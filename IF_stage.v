==> flow/design.v <==
module IF_Stage (clk,enable_IF,PC,Instruction,newPC,EN);
  input clk;
  input wire enable_IF;
  input [15:0]PC;
  output reg EN;
  output reg[15:0]newPC;
  output wire[15:0] Instruction;
  Pc_Adder pp(PC,newPC);
  instruction_Memory m(PC,Instruction);
  always @(posedge clk)  begin
	  if(enable_IF==1)
		  EN=1;
		  end
endmodule
module instruction_Memory (pc,instruction);
  input [15:0] pc;
  output reg [15:0] instruction;
  reg [7:0] Memory [0:255];
  initial begin	
	Memory[0] = 8'b0101_0000; 
	Memory[1] = 8'b0001_0010; 
    Memory[2] = 8'b0111_0000;
    Memory[3] = 8'b1111_0010;   
    Memory[4] = 8'b0001_0110; 
    Memory[5] = 8'b0010_0100; 
    Memory[6] = 8'b0110_0100; 
	Memory[7] = 8'b0011_0110; 
end
  always @(*) begin
    instruction[7:0] <= Memory [pc];
    instruction [15:8] <= Memory [pc+1];
  end
endmodule 
module Pc_Adder (pc,out);
input [15:0]pc;
output [15:0] out;
assign out = pc + 2;
endmodule
From RTL to reports: IF_Stage:

The steps from the RTL of IF_Stage to its reports follow in flow order.
Line numbers count from 1 in the design file above.
Not given: --

* top: IF_Stage
* clock: clk
* cell library: sky130hd
* corner: tt_025C_1v80

Word level:

Counts by Yosys on the flattened word-level netlist (proc, flatten, opt, wreduce; memories kept). Register bits leave out memories and registers merged into their read ports (data or address); mux counts leave out enables and synchronous resets folded into registers. Print and check cells are left out. Cells with the same type and inputs are merged into one.
Memory sizes are those after Yosys's memory passes, which may raise the word count (mostly to a power of two), join words into wider ones and drop unused or constant bits.

* register bits after elaboration: 0
* memory bits (read-only): 1536
* memories kept: 1
* bits of input ports: 18
* output and inout port bits: 33
* cells after elaboration: 3

* add/sub/neg operators: 2

Memory list
* m.Memory: depth 256, width 6, read ports 2, wr ports 0, RTL line 18 `reg [7:0] Memory [0:255];`

Operators by type and width (number)
* adder 16 x 2 -> 16 bit with constant B: 1
* adder 8 x 1 -> 8 bit with constant B: 1

Logic depth:

Yosys ltp: most cells in a row. Word level: on the elaborated netlist, between registers, memories and ports. Mapped: between sequential cells and ports; inverters and the memories' decode and read muxes count.

* depth in word-level cells: 1
* ABC_AREA: 1
* mapped depth: 6
* depth with buffers taken out: 6

Mapped cells and area:

Source: synth_stat.txt of the flow (Yosys; design flattened, memories mapped). It holds for the ABC_AREA given above (unset counts as 0); a run with the other value may have another netlist.

Cells by type
* sky130_fd_sc_hd__ha_1: number 9, total area 112.608 um^2
* sky130_fd_sc_hd__nand2_1: number 30, total area 112.608 um^2
* sky130_fd_sc_hd__inv_1: number 15, total area 56.304 um^2
* sky130_fd_sc_hd__buf_4: number 7, total area 52.55 um^2
* sky130_fd_sc_hd__xnor2_1: number 4, total area 35.034 um^2
* sky130_fd_sc_hd__nand4_1: number 5, total area 31.28 um^2
* sky130_fd_sc_hd__xor2_1: number 3, total area 26.275 um^2
* sky130_fd_sc_hd__nand3_1: number 5, total area 25.024 um^2
* sky130_fd_sc_hd__nor2_1: number 6, total area 22.522 um^2
* sky130_fd_sc_hd__nor2_4: number 2, total area 22.522 um^2
* sky130_fd_sc_hd__nand3_2: number 2, total area 20.019 um^2
* sky130_fd_sc_hd__o21ai_0: number 3, total area 15.014 um^2
* sky130_fd_sc_hd__nor2_2: number 2, total area 12.512 um^2
* sky130_fd_sc_hd__conb_1: number 2, total area 7.507 um^2
* sky130_fd_sc_hd__nand3b_1: number 1, total area 7.507 um^2
* sky130_fd_sc_hd__o21a_1: number 1, total area 7.507 um^2
* sky130_fd_sc_hd__o21bai_1: number 1, total area 7.507 um^2
* sky130_fd_sc_hd__a21oi_1: number 1, total area 5.005 um^2

* standard cells after synthesis: 99
* synthesis area: 579.3 um^2
* sequential part of the area: 0.0 um^2
* flip-flops: 0
* buffer cells: 7

Timing after synthesis:

Path of least setup slack by OpenSTA after synthesis, without wires, with an ideal clock, recovery checks aside; 20% of the period is set as input and as output delay. Where synthesis merged equal registers, the netlist keeps one of their names.

* path type: input port to output port
* from: input port PC[0]
* to: output port Instruction[9]
* clock period: 1.36 ns
* input delay: 0.272 ns
* output delay: 0.272 ns
* launch time at the first pin: 0.272 ns
* arrival: 1.094 ns
* data required time: 1.088 ns
* slack: -0.006 ns
* path delay: 0.822 ns
* stages on the path: 4
* path buffers: 0
* period reached after synthesis: 1.366 ns

"path delay" is the arrival time less input delay plus setup time.
At an output port there is no setup time.
"stages on the path": output pins that drive a net of the path, with the launching flip-flop's if there is one; two outputs of one cell count as two.
"period reached after synthesis" = period - worst setup slack (recovery checks aside). The figure is calculated, with input and output delays left at 20% of the set period.
The rows between start and end are the longest chain of elaborated cells between them; the timing report does not say that the signal goes this way. Where chains are equally long, one stands for them.
A line is the first line of the expression or statement that the cell stems from. Yosys adds cells for indexed reads and writes and turns some case tables into memories.
A memory read counts as a cell of the chain, while the word-level depth stops at memories.

* path through: sky130_fd_sc_hd__ha_1 sky130_fd_sc_hd__ha_1 sky130_fd_sc_hd__inv_1 sky130_fd_sc_hd__o21bai_1
* length of the longest elaborated chain: 2
* elaborated cells between the ends (all ways): 2
* RTL lines with such cells: 2
* those cells by class: 1 x add/sub; 1 x memory

Ends and longest elaborated chain, after synthesis
* start, declared: RTL line 4 `input [15:0]PC;`
* adder 8 x 1 -> 8 bit: RTL line 31 `instruction [15:8] <= Memory [pc+1];`
* memory read (256 x 6 bit): RTL line 18 `reg [7:0] Memory [0:255];`
* end, declared: RTL line 7 `output wire[15:0] Instruction;`

Nets of the timed path that keep an RTL name, with a line that drives or declares them; the list need not be complete.

Named nets, after synthesis (RTL line)
* Instruction[10]: 31

Path in the finished layout:

Path of least setup slack in the final report of entry A (OpenROAD, finished layout, wires in). Where an end is a register, its clock arrival counts in the times.

* path type: input port to output port
* from: input port PC[1]
* to: output port newPC[6]
* clock period: 2.53 ns
* input delay: 0.51 ns
* output delay: 0.51 ns
* launch time at the first pin: 0.51 ns
* arrival: 1.71 ns
* data required time: 2.02 ns
* slack: 0.31 ns
* stages on the path: 7
* path buffers: 4

The rows between start and end are the longest chain of elaborated cells between them; the timing report does not say that the signal goes this way. Where chains are equally long, one stands for them.

* path through: sky130_fd_sc_hd__clkdlybuf4s15_2 sky130_fd_sc_hd__buf_4 sky130_fd_sc_hd__nand3_2 sky130_fd_sc_hd__nor2_4 sky130_fd_sc_hd__buf_4 sky130_fd_sc_hd__xor2_1 sky130_fd_sc_hd__dlygate4sd2_1
* length of the longest elaborated chain: 1
* elaborated cells between the ends (all ways): 1
* RTL lines with such cells: 1
* those cells by class: 1 x add/sub

Ends and longest elaborated chain, after layout
* start, declared: RTL line 4 `input [15:0]PC;`
* adder 16 x 2 -> 16 bit: RTL line 37 `assign out = pc + 2;`
* end, declared: RTL line 6 `output reg[15:0]newPC;`

Hand-over note for IF_Stage

Module IF_Stage, platform sky130hd: 2 stored runs of the flow (Yosys, OpenROAD) with differing settings, in no particular order. Input and output delays are each 20% of the period that was set; the output load is 0.01 pF.
"period reached" is the run's clock period less its worst setup slack. It is reckoned from that one timing run; input and output delays stay at 20% of the period that was set.
"power consumption" rests on the timing tool's default activity at the inputs, not on a simulated workload.

### Entry A

==> flow/run.sh <==
#!/bin/bash
# the make line also repeats the synthesis and layout settings of config.mk as NAME=value (left out here)
make -C /OpenROAD-flow-scripts/flow DESIGN_CONFIG=/design/flow/config.mk WORK_HOME=/design/flow/orfs CLKGATE_MAP_FILE= finish
==> flow/config.mk <==
export PLATFORM = sky130hd
export DESIGN_NAME = IF_Stage
export DESIGN_NICKNAME = IF_Stage
export VERILOG_FILES = /design/flow/design.v
export SDC_FILE = /design/flow/constraint.sdc
export NUM_CORES = 4
export LEC_CHECK = 0
export ABC_AREA = 1
export CAP_MARGIN = 20
export CORE_ASPECT_RATIO = 0.7
export CORE_MARGIN = 9
export CORE_UTILIZATION = 30
export CTS_CLUSTER_DIAMETER = 353
export MAX_ROUTING_LAYER = met4
export MIN_ROUTING_LAYER = met2
export PLACE_DENSITY_LB_ADDON = 0.22
export SETUP_SLACK_MARGIN = 0.26
export SLEW_MARGIN = 25
export TNS_END_PERCENT = 30
==> flow/constraint.sdc <==
create_clock -name core_clock -period 2.53 [get_ports {clk}]
set_input_delay 0.5060 -clock core_clock [delete_from_list [all_inputs] [get_ports {clk}]]
set_output_delay 0.5060 -clock core_clock [all_outputs]
set_load 0.01 [all_outputs]

Results of entry A:
- Chip area after synthesis (Yosys): 579.3 um^2
- Area inside the die boundary: 3,862.0 um^2
- Utilization of the finished layout: 0.687
- Worst setup slack after layout: 0.311 ns
- Post-route worst hold slack: 1.573 ns
- Power consumption: 183 µW
- Period reached: 2.219 ns

### Entry B

==> flow/run.sh <==
#!/bin/bash
# the make line also repeats the synthesis and layout settings of config.mk as NAME=value (left out here)
make -C /OpenROAD-flow-scripts/flow DESIGN_CONFIG=/design/flow/config.mk WORK_HOME=/design/flow/orfs CLKGATE_MAP_FILE= finish
==> flow/config.mk <==
export PLATFORM = sky130hd
export DESIGN_NAME = IF_Stage
export DESIGN_NICKNAME = IF_Stage
export VERILOG_FILES = /design/flow/design.v
export SDC_FILE = /design/flow/constraint.sdc
export NUM_CORES = 4
export LEC_CHECK = 0
export CAP_MARGIN = 20
export CORE_MARGIN = 2
export CORE_UTILIZATION = 40
export SLEW_MARGIN = 20
==> flow/constraint.sdc <==
create_clock -name core_clock -period 1.16 [get_ports {clk}]
set_input_delay 0.2320 -clock core_clock [delete_from_list [all_inputs] [get_ports {clk}]]
set_output_delay 0.2320 -clock core_clock [all_outputs]
set_load 0.01 [all_outputs]

Outcome of entry B: stopped before the end: clock tree synthesis reported DPL-0038

End of note.
